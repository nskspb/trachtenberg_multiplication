==> flow/design.v <==
`timescale 1ns / 1ps
module trachtenberg_simple
    #( parameter WIDTH = 5)
    (
    input iclk,
    input [WIDTH - 1 : 0] ia,
    input [WIDTH - 1 : 0] ib,
    output [WIDTH*2 - 1 : 0] ores,
    input istart,
    output ovalid,
    output oready
    );
    reg [WIDTH - 1 : 0] a;
    reg [WIDTH - 1 : 0] b;
    reg [WIDTH*2 - 1 : 0] res0, res1, res2, res3, res4, res5, res6, res7, res8;
    reg [WIDTH*2 - 1 : 0] ans;
    reg valid;
    reg ready;
    always @(posedge iclk)
    begin
        res0 = a[0] & b[0];
        ans[0] = res0[0];
        res1 = (a[0] & b[1]) + (a[1] & b[0]);
        ans[1] = res1[0];
        res2 = (a[0] & b[2]) + (a[2] & b[0]) + (a[1] & b[1]) + res1[9:1];
        ans[2] = res2[0];
        res3 = (a[0] & b[3]) + (a[3] & b[0]) + (a[2] & b[1]) + (a[1] & b[2]) + res2[9:1];
        ans[3] = res3[0];
        res4 = (a[0] & b[4]) + (a[4] & b[0]) + (a[1] & b[3]) + (a[3] & b[1]) + (a[2] & b[2]) + res3[9:1];
        ans[4] = res4[0];
        res5 = (a[1] & b[4]) + (a[4] & b[1]) + (a[2] & b[3]) + (a[3] & b[2]) + res4[9:1];
        ans[5] = res5[0];
        res6 = (a[2] & b[4]) + (a[4] & b[2]) + (a[3] & b[3]) + res5[9:1];
        ans[6] = res6[0];
        res7 = (a[3] & b[4]) + (a[4] & b[3]) + res6[9:1];
        ans[7] = res7[0];
        res8 = (a[4] & b[4]) + res7[9:1];
        ans[9:8] = res8[1:0];
    end
    always @(posedge iclk)
    begin
        if (istart)
        begin
            a <= ia;
            b <= ib;
            ready <= 0;
        end
        if (valid) 
        begin
            ready <=1;
        end
        valid <= istart;
    end
    assign ovalid = valid;
    assign oready = ready;
    assign ores = ans;
endmodule
# Tool chain data of trachtenberg_simple
# What the tools print for trachtenberg_simple, step after step.
# Lines are those of the file above, counted from 1.
# The mark -- stands for no value.
[inputs]
design = "trachtenberg_simple"
clk_port = "iclk"
lib = "sky130hd"
corner = "tt_025C_1v80"

# After elaboration
# Yosys after proc, flatten, opt, wreduce and memory -nomap, before mapping. Enables and synchronous resets that opt folds into registers are not counted as muxes. Memory bits, and registers merged into a memory's read port (data or address), are not among the register bits. Print and check cells are not counted. Equal cells are merged and count once.
[classes]
n_addsub = 23
logic = 25
[op_table]
columns = ["operator", "n"]
rows = [
  ["bitwise AND 1 bit", 25],
  ["adder 3 x 1 -> 4 bit", 4],
  ["adder 2 x 1 -> 3 bit", 5],
  ["adder 1 x 1 -> 2 bit", 7],
  ["adder 5 x 4 -> 6 bit", 1],
  ["adder 4 x 1 -> 5 bit", 1],
  ["adder 4 x 3 -> 5 bit", 1],
  ["adder 4 x 5 -> 5 bit", 1],
  ["adder 3 x 4 -> 4 bit", 1],
  ["adder 2 x 3 -> 3 bit", 1],
  ["adder 1 x 2 -> 2 bit", 1],
]
[word_totals]
out_inout_bits = 12
elab_cells = 53
in_bits = 12
register_bits = 22

# Depth
# Longest topological path by Yosys (ltp), each cell counted once; first at word level (registers and memories cut), then after technology mapping (sequential cells cut; the memories' decode and read muxes count).
[depth]
depth_word = 10
abc_area = 0
depth_mapped = 31
depth_no_buf = 31

# Synthesis result
# Source: synth_stat.txt of the flow (Yosys; design flattened, memories mapped). It holds for the ABC_AREA given above (unset counts as 0); a run with the other value may have another netlist.
[by_type]
columns = ["cell", "n"]
rows = [
  ["sky130_fd_sc_hd__edfxtp_1", 10],
  ["sky130_fd_sc_hd__fa_1", 13],
  ["sky130_fd_sc_hd__dfxtp_1", 12],
  ["sky130_fd_sc_hd__ha_1", 11],
  ["sky130_fd_sc_hd__and2_1", 15],
  ["sky130_fd_sc_hd__inv_1", 19],
  ["sky130_fd_sc_hd__nand2_1", 11],
  ["sky130_fd_sc_hd__xor2_1", 3],
  ["sky130_fd_sc_hd__xnor2_1", 2],
  ["sky130_fd_sc_hd__a21o_1", 2],
  ["sky130_fd_sc_hd__a21o_4", 1],
  ["sky130_fd_sc_hd__o2111ai_2", 1],
  ["sky130_fd_sc_hd__nor2b_4", 1],
  ["sky130_fd_sc_hd__o211ai_2", 1],
]
[mapped]
stdcells = 102
synth_area_um2 = 1260.0
sequential_area_um2 = 540.5
buffers = 0
ff_cells = 22

# Path before layout
# OpenSTA on the mapped netlist: ideal clock, no wires. The path of least setup slack (recovery checks aside). Input and output delay are each 20% of the period. Register names are those of the netlist, which keeps one name where synthesis merged equal registers.
[synth_path]
path_kind = "reg-to-reg"
startpoint = "reg b[1]"
endpoint = "reg ans[9]"
tclk_ns = 10.1
path_delay_ns = 8.937
setup_slack_ns = 1.163
setup_ns = 0.121
required_ns = 9.979
arrival_ns = 8.816
stages = 32
synth_period_reached_ns = 8.937
# "path_delay_ns" = arrival - input delay + setup time.
# "stages" counts driving pins, that of a launching flip-flop among them; a cell with two outputs on the path counts twice.
# "synth_period_reached_ns" is the clock period less the worst setup slack; recovery checks do not enter. This is arithmetic on one report: input and output delays are still those of the set period (20% each).
# The rows between start and end are the longest chain of elaborated cells between them; the timing report does not say that the signal goes this way. Where chains are equally long, one stands for them.
# Each line given opens the expression or statement behind the cell; cells for indexed reads and writes are added by Yosys, which also makes memories of some case tables.
[synth_between]
cell_sequence = "sky130_fd_sc_hd__edfxtp_1 > sky130_fd_sc_hd__and2_1 > sky130_fd_sc_hd__ha_1 > sky130_fd_sc_hd__inv_1 > sky130_fd_sc_hd__fa_1 > sky130_fd_sc_hd__inv_1 > sky130_fd_sc_hd__ha_1 > sky130_fd_sc_hd__ha_1 > sky130_fd_sc_hd__fa_1 > sky130_fd_sc_hd__inv_1 > sky130_fd_sc_hd__fa_1 > sky130_fd_sc_hd__fa_1 > sky130_fd_sc_hd__fa_1 > sky130_fd_sc_hd__inv_1 > sky130_fd_sc_hd__fa_1 > sky130_fd_sc_hd__ha_1 > sky130_fd_sc_hd__fa_1 > sky130_fd_sc_hd__fa_1 > sky130_fd_sc_hd__inv_1 > sky130_fd_sc_hd__fa_1 > sky130_fd_sc_hd__fa_1 > sky130_fd_sc_hd__inv_1 > sky130_fd_sc_hd__fa_1 > sky130_fd_sc_hd__ha_1 > sky130_fd_sc_hd__fa_1 > sky130_fd_sc_hd__inv_1 > sky130_fd_sc_hd__fa_1 > sky130_fd_sc_hd__inv_1 > sky130_fd_sc_hd__ha_1 > sky130_fd_sc_hd__ha_1 > sky130_fd_sc_hd__xor2_1 > sky130_fd_sc_hd__xnor2_1"
elab_chain_len = 9
cells_between = 21
[synth_lines]
columns = ["item", "line", "rtl"]
rows = [
  ["from (decl)", 14, "reg [WIDTH - 1 : 0] b;"],
  ["from (assign)", 45, "b <= ib;"],
  ["bitwise AND 1 bit", 27, "res3 = (a[0] & b[3]) + (a[3] & b[0]) + (a[2] & b[1]) + (a[1] & b[2]) + res2[9:1];"],
  ["adder 2 x 1 -> 3 bit", 27, ""],
  ["adder 3 x 1 -> 4 bit", 27, ""],
  ["adder 4 x 3 -> 5 bit", 27, ""],
  ["adder 5 x 4 -> 6 bit", 29, "res4 = (a[0] & b[4]) + (a[4] & b[0]) + (a[1] & b[3]) + (a[3] & b[1]) + (a[2] & b[2]) + res3[9:1];"],
  ["adder 4 x 5 -> 5 bit", 31, "res5 = (a[1] & b[4]) + (a[4] & b[1]) + (a[2] & b[3]) + (a[3] & b[2]) + res4[9:1];"],
  ["adder 3 x 4 -> 4 bit", 33, "res6 = (a[2] & b[4]) + (a[4] & b[2]) + (a[3] & b[3]) + res5[9:1];"],
  ["adder 2 x 3 -> 3 bit", 35, "res7 = (a[3] & b[4]) + (a[4] & b[3]) + res6[9:1];"],
  ["adder 1 x 2 -> 2 bit", 37, "res8 = (a[4] & b[4]) + res7[9:1];"],
  ["to (assign)", 38, "ans[9:8] = res8[1:0];"],
  ["to (decl)", 16, "reg [WIDTH*2 - 1 : 0] ans;"],
]

# Worst path after layout
# Path of least setup slack in the final report of flow run 1 (OpenROAD, finished layout, wires in). Where an end is a register, its clock arrival counts in the times.
[layout_path]
path_kind = "reg-to-reg"
startpoint = "reg b[1]"
endpoint = "reg ans[9]"
arrival_ns = 8.69
tclk_ns = 8.79
setup_slack_ns = 0.26
stages = 32
setup_ns = 0.10
required_ns = 8.95
# The rows between start and end are the longest chain of elaborated cells between them; the timing report does not say that the signal goes this way. Where chains are equally long, one stands for them.
[layout_between]
cell_sequence = "sky130_fd_sc_hd__edfxtp_1 > sky130_fd_sc_hd__and2_4 > sky130_fd_sc_hd__ha_4 > sky130_fd_sc_hd__inv_2 > sky130_fd_sc_hd__fa_1 > sky130_fd_sc_hd__inv_1 > sky130_fd_sc_hd__ha_2 > sky130_fd_sc_hd__ha_4 > sky130_fd_sc_hd__fa_1 > sky130_fd_sc_hd__inv_2 > sky130_fd_sc_hd__fa_2 > sky130_fd_sc_hd__fa_1 > sky130_fd_sc_hd__fa_1 > sky130_fd_sc_hd__inv_2 > sky130_fd_sc_hd__fa_1 > sky130_fd_sc_hd__ha_2 > sky130_fd_sc_hd__fa_1 > sky130_fd_sc_hd__fa_1 > sky130_fd_sc_hd__inv_1 > sky130_fd_sc_hd__fa_2 > sky130_fd_sc_hd__fa_1 > sky130_fd_sc_hd__inv_2 > sky130_fd_sc_hd__fa_1 > sky130_fd_sc_hd__ha_2 > sky130_fd_sc_hd__fa_1 > sky130_fd_sc_hd__inv_2 > sky130_fd_sc_hd__fa_2 > sky130_fd_sc_hd__inv_2 > sky130_fd_sc_hd__ha_4 > sky130_fd_sc_hd__ha_2 > sky130_fd_sc_hd__xor2_2 > sky130_fd_sc_hd__xnor2_1"
elab_chain_len = 9
cells_between = 21
[layout_lines]
columns = ["item", "line", "rtl"]
rows = [
  ["from (decl)", 14, "reg [WIDTH - 1 : 0] b;"],
  ["from (assign)", 45, "b <= ib;"],
  ["bitwise AND 1 bit", 27, "res3 = (a[0] & b[3]) + (a[3] & b[0]) + (a[2] & b[1]) + (a[1] & b[2]) + res2[9:1];"],
  ["adder 2 x 1 -> 3 bit", 27, ""],
  ["adder 3 x 1 -> 4 bit", 27, ""],
  ["adder 4 x 3 -> 5 bit", 27, ""],
  ["adder 5 x 4 -> 6 bit", 29, "res4 = (a[0] & b[4]) + (a[4] & b[0]) + (a[1] & b[3]) + (a[3] & b[1]) + (a[2] & b[2]) + res3[9:1];"],
  ["adder 4 x 5 -> 5 bit", 31, "res5 = (a[1] & b[4]) + (a[4] & b[1]) + (a[2] & b[3]) + (a[3] & b[2]) + res4[9:1];"],
  ["adder 3 x 4 -> 4 bit", 33, "res6 = (a[2] & b[4]) + (a[4] & b[2]) + (a[3] & b[3]) + res5[9:1];"],
  ["adder 2 x 3 -> 3 bit", 35, "res7 = (a[3] & b[4]) + (a[4] & b[3]) + res6[9:1];"],
  ["adder 1 x 2 -> 2 bit", 37, "res8 = (a[4] & b[4]) + res7[9:1];"],
  ["to (assign)", 38, "ans[9:8] = res8[1:0];"],
  ["to (decl)", 16, "reg [WIDTH*2 - 1 : 0] ans;"],
]

# Measured data: module trachtenberg_simple, platform sky130hd, 2 stored runs of the flow under differing settings, order arbitrary. Input and output delays are each 20% of the period that was set; the output load is 0.01 pF.
# "achievedPeriod_ns" means the clock period less the worst setup slack. The figure is calculated, with input and output delays left at 20% of the set period.
# "totalPower_uw" is the tool's figure for a default switching activity; nothing was simulated.

[[run]]
name = "flow run 1"
[run.settings]
period_ns = 8.79
CORE_UTILIZATION = 33
SETUP_SLACK_MARGIN = 0.01
PLACE_DENSITY_LB_ADDON = 0.25
CORE_ASPECT_RATIO = 0.59
CORE_MARGIN = 2
TNS_END_PERCENT = 35
GPL_TIMING_DRIVEN = 1
CTS_CLUSTER_DIAMETER = 226
MAX_ROUTING_LAYER = "met4"
CAP_MARGIN = 20
SLEW_MARGIN = 20
[run.results]
achievedPeriod_ns = 8.530
layout_stdcell_area_um2 = 1773.0
setupTns_ns = 0.000
fin_ws_ns = 0.260
synth_chip_area_um2 = 1260.0
die_footprint_um2 = 4345.5
hold_ws_ns = 0.455
post_route_util_pct = 47.9
totalPower_uw = 416

[[run]]
name = "flow run 2"
[run.settings]
period_ns = 6.05
CORE_UTILIZATION = 24
SETUP_SLACK_MARGIN = 0.3
PLACE_DENSITY = 0.71
HOLD_SLACK_MARGIN = -0.07
TNS_END_PERCENT = 85
ABC_AREA = 0
GPL_TIMING_DRIVEN = 0
GPL_ROUTABILITY_DRIVEN = 0
CTS_CLUSTER_DIAMETER = 105
SLEW_MARGIN = 15
MIN_ROUTING_LAYER = "met1"
MAX_ROUTING_LAYER = "met4"
CAP_MARGIN = 20
CORE_MARGIN = 2
[run.results]
achievedPeriod_ns = 8.399
layout_stdcell_area_um2 = 1791.7
setupTns_ns = -7.163
fin_ws_ns = -2.349
synth_chip_area_um2 = 1260.0
die_footprint_um2 = 5845.4
hold_ws_ns = 0.449
post_route_util_pct = 35.3
totalPower_uw = 592.7
