==> flow/design.v <==
`timescale 1ns / 1ps
module trachtenberg_pipelines
    #( parameter WIDTH = 5)
    (
    input iclk,
    input [WIDTH - 1 : 0] ia,
    input [WIDTH - 1 : 0] ib,
    output [WIDTH*2 - 1 : 0] ores,
    input istart,
    output ovalid,
    output oready
    );
    reg [WIDTH - 1 : 0] a;
    reg [WIDTH - 1 : 0] b;
    reg [WIDTH*2 - 1 : 0] res0, res1, res2, res3, res4, res5, res6, res7, res8;
    reg [WIDTH*2 - 1 : 0] ans0, ans1, ans2, ans3, ans4, ans5, ans6, ans7, ans8;
    reg valid;
    reg ready;
    always @(posedge iclk)
    begin
        res0 <= a[0] & b[0];
        ans0[0] <= res0[0];
        ans1 <= ans0;
        res1 <= (a[0] & b[1]) + (a[1] & b[0]);
        ans1[1] <= res1[0];
        ans2 <= ans1;
        res2 <= (a[0] & b[2]) + (a[2] & b[0]) + (a[1] & b[1]) + res1[9:1];
        ans2[2] <= res2[0];
        ans3 <= ans2;
        res3 <= (a[0] & b[3]) + (a[3] & b[0]) + (a[2] & b[1]) + (a[1] & b[2]) + res2[9:1];
        ans3[3] <= res3[0];
        ans4 <= ans3;
        res4 <= (a[0] & b[4]) + (a[4] & b[0]) + (a[1] & b[3]) + (a[3] & b[1]) + (a[2] & b[2]) + res3[9:1];
        ans4[4] <= res4[0];
        ans5 <= ans4;
        res5 <= (a[1] & b[4]) + (a[4] & b[1]) + (a[2] & b[3]) + (a[3] & b[2]) + res4[9:1];
        ans5[5] <= res5[0];
        ans6 <= ans5;
        res6 <= (a[2] & b[4]) + (a[4] & b[2]) + (a[3] & b[3]) + res5[9:1];
        ans6[6] <= res6[0];
        ans7 <= ans6;
        res7 <= (a[3] & b[4]) + (a[4] & b[3]) + res6[9:1];
        ans7[7] <= res7[0];
        ans8 <= ans7;
        res8 <= (a[4] & b[4]) + res7[9:1];
        ans8[9:8] <= res8[1:0];
    end
    always @(posedge iclk)
    begin
        if (istart)
        begin
            a <= ia;
            b <= ib;
            ready <= 0;
        end
        if (valid) 
        begin
            ready <=1;
        end
        valid <= istart;
    end
    assign ovalid = valid;
    assign oready = ready;
    assign ores = ans8;
endmodule
Reports on trachtenberg_pipelines
Tool output for the design above, in the order of the flow.
Line numbers count from 1 in the design file above.
Operators carry their Yosys type and port widths (W data, S select, Z words).
Cell names lack the library's common part.
{"block": "setup", "top_module": "trachtenberg_pipelines", "clock_port": "iclk", "lib": "sky130hd", "lib_corner": "tt_025C_1v80"}

Word-level counts
Counts by Yosys on the flattened word-level netlist (proc, flatten, opt, wreduce; memories kept). Register bits leave out memories and registers merged into their read ports (data or address); mux counts leave out enables and synchronous resets folded into registers. Print and check cells are left out. Cells with the same type and inputs are merged into one.
{"block": "op_classes", "add_sub_neg": 23, "n_logic": 25}
{"block": "op_table", "operator": "$and A1 B1 Y1", "count": 25}
{"block": "op_table", "operator": "$add A3 B1 Y4", "count": 4}
{"block": "op_table", "operator": "$add A2 B1 Y3", "count": 5}
{"block": "op_table", "operator": "$add A1 B1 Y2", "count": 7}
{"block": "op_table", "operator": "$add A5 B6 Y6", "count": 1}
{"block": "op_table", "operator": "$add A4 B1 Y5", "count": 1}
{"block": "op_table", "operator": "$add A4 B3 Y5", "count": 1}
{"block": "op_table", "operator": "$add A4 B5 Y5", "count": 1}
{"block": "op_table", "operator": "$add A3 B4 Y4", "count": 1}
{"block": "op_table", "operator": "$add A2 B3 Y3", "count": 1}
{"block": "op_table", "operator": "$add A1 B2 Y2", "count": 1}
{"block": "word_totals", "register_bits": 92, "in_bits": 12, "out_inout_bits": 12, "wordCells": 70}

Logic depth
Longest topological path by Yosys (ltp), each cell counted once; first at word level (registers and memories cut), then after technology mapping (sequential cells cut; the memories' decode and read muxes count).
{"block": "logic_depth", "word_depth": 6, "ABC_AREA": 0, "depth_mapped": 7, "depth_no_buf": 7}

After synthesis
The flow's flattened synthesis, as Yosys stat reports it; memories are mapped. The netlist is that of the ABC_AREA named above (0 if unset); the other value can give another one.
Totals and module areas in this step are rounded.
{"block": "synth_totals", "cells": 166, "mapped_area_um2": 2470, "sequential_area_um2": 1780, "ff_cells": 84, "n_buf": 0}
{"block": "by_type", "type": "dfxtp_1", "count": 74, "area_total_um2": 1.48E+03}
{"block": "by_type", "type": "edfxtp_1", "count": 10, "area_total_um2": 300.288}
{"block": "by_type", "type": "fa_1", "count": 13, "area_total_um2": 260.25}
{"block": "by_type", "type": "ha_1", "count": 11, "area_total_um2": 137.632}
{"block": "by_type", "type": "and2_1", "count": 13, "area_total_um2": 81.328}
{"block": "by_type", "type": "inv_1", "count": 21, "area_total_um2": 78.826}
{"block": "by_type", "type": "nand2_1", "count": 12, "area_total_um2": 45.043}
{"block": "by_type", "type": "xor2_1", "count": 4, "area_total_um2": 35.034}
{"block": "by_type", "type": "nor2b_1", "count": 3, "area_total_um2": 18.768}
{"block": "by_type", "type": "a21oi_1", "count": 3, "area_total_um2": 15.014}
{"block": "by_type", "type": "xnor2_1", "count": 1, "area_total_um2": 8.758}
{"block": "by_type", "type": "a21o_1", "count": 1, "area_total_um2": 7.507}

Worst setup path after synthesis
Source: OpenSTA report_checks on the synthesized netlist (no wires, ideal clock, input and output delay 20% of the period each), path of least setup slack; recovery checks are left aside. Register names are those of the netlist, which keeps one name where synthesis merged equal registers.
{"block": "synth_timing", "path_kind": "register to register", "from": "register a[0]", "to": "register res4[2]", "tclk_ns": 2.65, "setup_time_ns": 0.118, "launch_ns": 0.000, "arrival_ns": 2.290, "required_ns": 2.532, "path_slack_ns": 0.242, "path_delay_ns": 2.408, "path_stages": 8, "path_buffers": 0, "synth_period_reached_ns": 2.408}
"path_delay_ns" = arrival - input delay + setup time.
"path_stages" counts driving pins, that of a launching flip-flop among them; a cell with two outputs on the path counts twice.
"synth_period_reached_ns" is the clock period less the worst setup slack; recovery checks do not enter. This is arithmetic on one report: input and output delays are still those of the set period (20% each).
The rows between start and end are the longest chain of elaborated cells between them; the timing report does not say that the signal goes this way. Where chains are equally long, one stands for them.
Each line given opens the expression or statement behind the cell; cells for indexed reads and writes are added by Yosys, which also makes memories of some case tables.
{"block": "synth_between", "path_cell_list": "edfxtp_1 -> and2_1 -> fa_1 -> fa_1 -> ha_1 -> inv_1 -> fa_1 -> xnor2_1", "elab_chain_cells": 6, "cells_between": 6, "lines_between": 1, "classes_between": "5 x add/sub; 1 x logic"}
{"block": "synth_lines", "element": "start: declaration", "line": 13, "rtl": "reg [WIDTH - 1 : 0] a;"}
{"block": "synth_lines", "element": "start: assignment", "line": 52, "rtl": "a <= ia;"}
{"block": "synth_lines", "element": "$and A1 B1 Y1", "line": 33, "rtl": "res4 <= (a[0] & b[4]) + (a[4] & b[0]) + (a[1] & b[3]) + (a[3] & b[1]) + (a[2] & b[2]) + res3[9:1];"}
{"block": "synth_lines", "element": "$add A1 B1 Y2", "line": 33}
{"block": "synth_lines", "element": "$add A2 B1 Y3", "line": 33}
{"block": "synth_lines", "element": "$add A3 B1 Y4", "line": 33}
{"block": "synth_lines", "element": "$add A4 B1 Y5", "line": 33}
{"block": "synth_lines", "element": "$add A5 B6 Y6", "line": 33}
{"block": "synth_lines", "element": "end: assignment", "line": 33}

Worst path after layout
From the final timing report of run 2: the path of least setup slack in the routed layout; clock arrival at registers is part of the times.
{"block": "layout_timing", "path_kind": "register to register", "from": "register a[1]", "to": "register res4[2]", "tclk_ns": 2.55, "setup_time_ns": 0.10, "launch_ns": 0.34, "arrival_ns": 2.67, "required_ns": 2.79, "path_slack_ns": 0.12, "path_stages": 8, "path_buffers": 0}
The rows between start and end are the longest chain of elaborated cells between them; the timing report does not say that the signal goes this way. Where chains are equally long, one stands for them.
{"block": "layout_between", "path_cell_list": "edfxtp_1 -> and2_1 -> fa_1 -> fa_1 -> ha_1 -> inv_1 -> fa_1 -> xnor2_1", "elab_chain_cells": 5, "cells_between": 5, "lines_between": 1, "classes_between": "4 x add/sub; 1 x logic"}
{"block": "layout_lines", "element": "start: declaration", "line": 13, "rtl": "reg [WIDTH - 1 : 0] a;"}
{"block": "layout_lines", "element": "start: assignment", "line": 52, "rtl": "a <= ia;"}
{"block": "layout_lines", "element": "$and A1 B1 Y1", "line": 33, "rtl": "res4 <= (a[0] & b[4]) + (a[4] & b[0]) + (a[1] & b[3]) + (a[3] & b[1]) + (a[2] & b[2]) + res3[9:1];"}
{"block": "layout_lines", "element": "$add A2 B1 Y3", "line": 33}
{"block": "layout_lines", "element": "$add A3 B1 Y4", "line": 33}
{"block": "layout_lines", "element": "$add A4 B1 Y5", "line": 33}
{"block": "layout_lines", "element": "$add A5 B6 Y6", "line": 33}
{"block": "layout_lines", "element": "end: assignment", "line": 33}

Add stored flow runs of trachtenberg_pipelines

Top module trachtenberg_pipelines; platform sky130hd; tools Yosys and OpenROAD; 2 stored runs in no particular order. Input and output delays are each 20% of the period that was set; the output load is 0.01 pF.
"period_reached_ns": clock period set for the run, less the worst setup slack. It is reckoned from that one timing run; input and output delays stay at 20% of the period that was set.
"worst_path_ns" means the part of the period allowed to the worst setup path (the constraints hold back 20% at inputs and 20% at outputs) less its slack; where the path has registers, the arrival times of their clocks count too.
"power_mw" is the tool's figure for a default switching activity; nothing was simulated.
Measured values are rounded.

{"run": "run 1", "settings": { "period_ns": 2.21, "CORE_UTILIZATION": 46, "SETUP_SLACK_MARGIN": 0.39, "PLACE_DENSITY_LB_ADDON": 0.05, "CELL_PAD_IN_SITES_DETAIL_PLACEMENT": 2, "ABC_AREA": 0, "MIN_ROUTING_LAYER": "met2", "CAP_MARGIN": 20, "CORE_MARGIN": 2, "SLEW_MARGIN": 20 }, "outcome": "stopped before the end: routing reported DPL-0033"}
{"run": "run 2", "settings": { "period_ns": 2.55, "CAP_MARGIN": 20, "CORE_MARGIN": 2, "CORE_UTILIZATION": 40, "SLEW_MARGIN": 20 }, "results": { "final_setup_tns_ns": 0.000, "design.die.area_um2": 6820, "timing.setup.ws_ns": 0.121, "period_reached_ns": 2.429, "final_cell_area_um2": 3010, "yosys_chip_area_um2": 2470, "power_mw": 3.06, "holdWs_ns": 0.327, "worst_path_ns": 2.43, "critical_path_type": "register to register", "util_pct": 50.6 }}
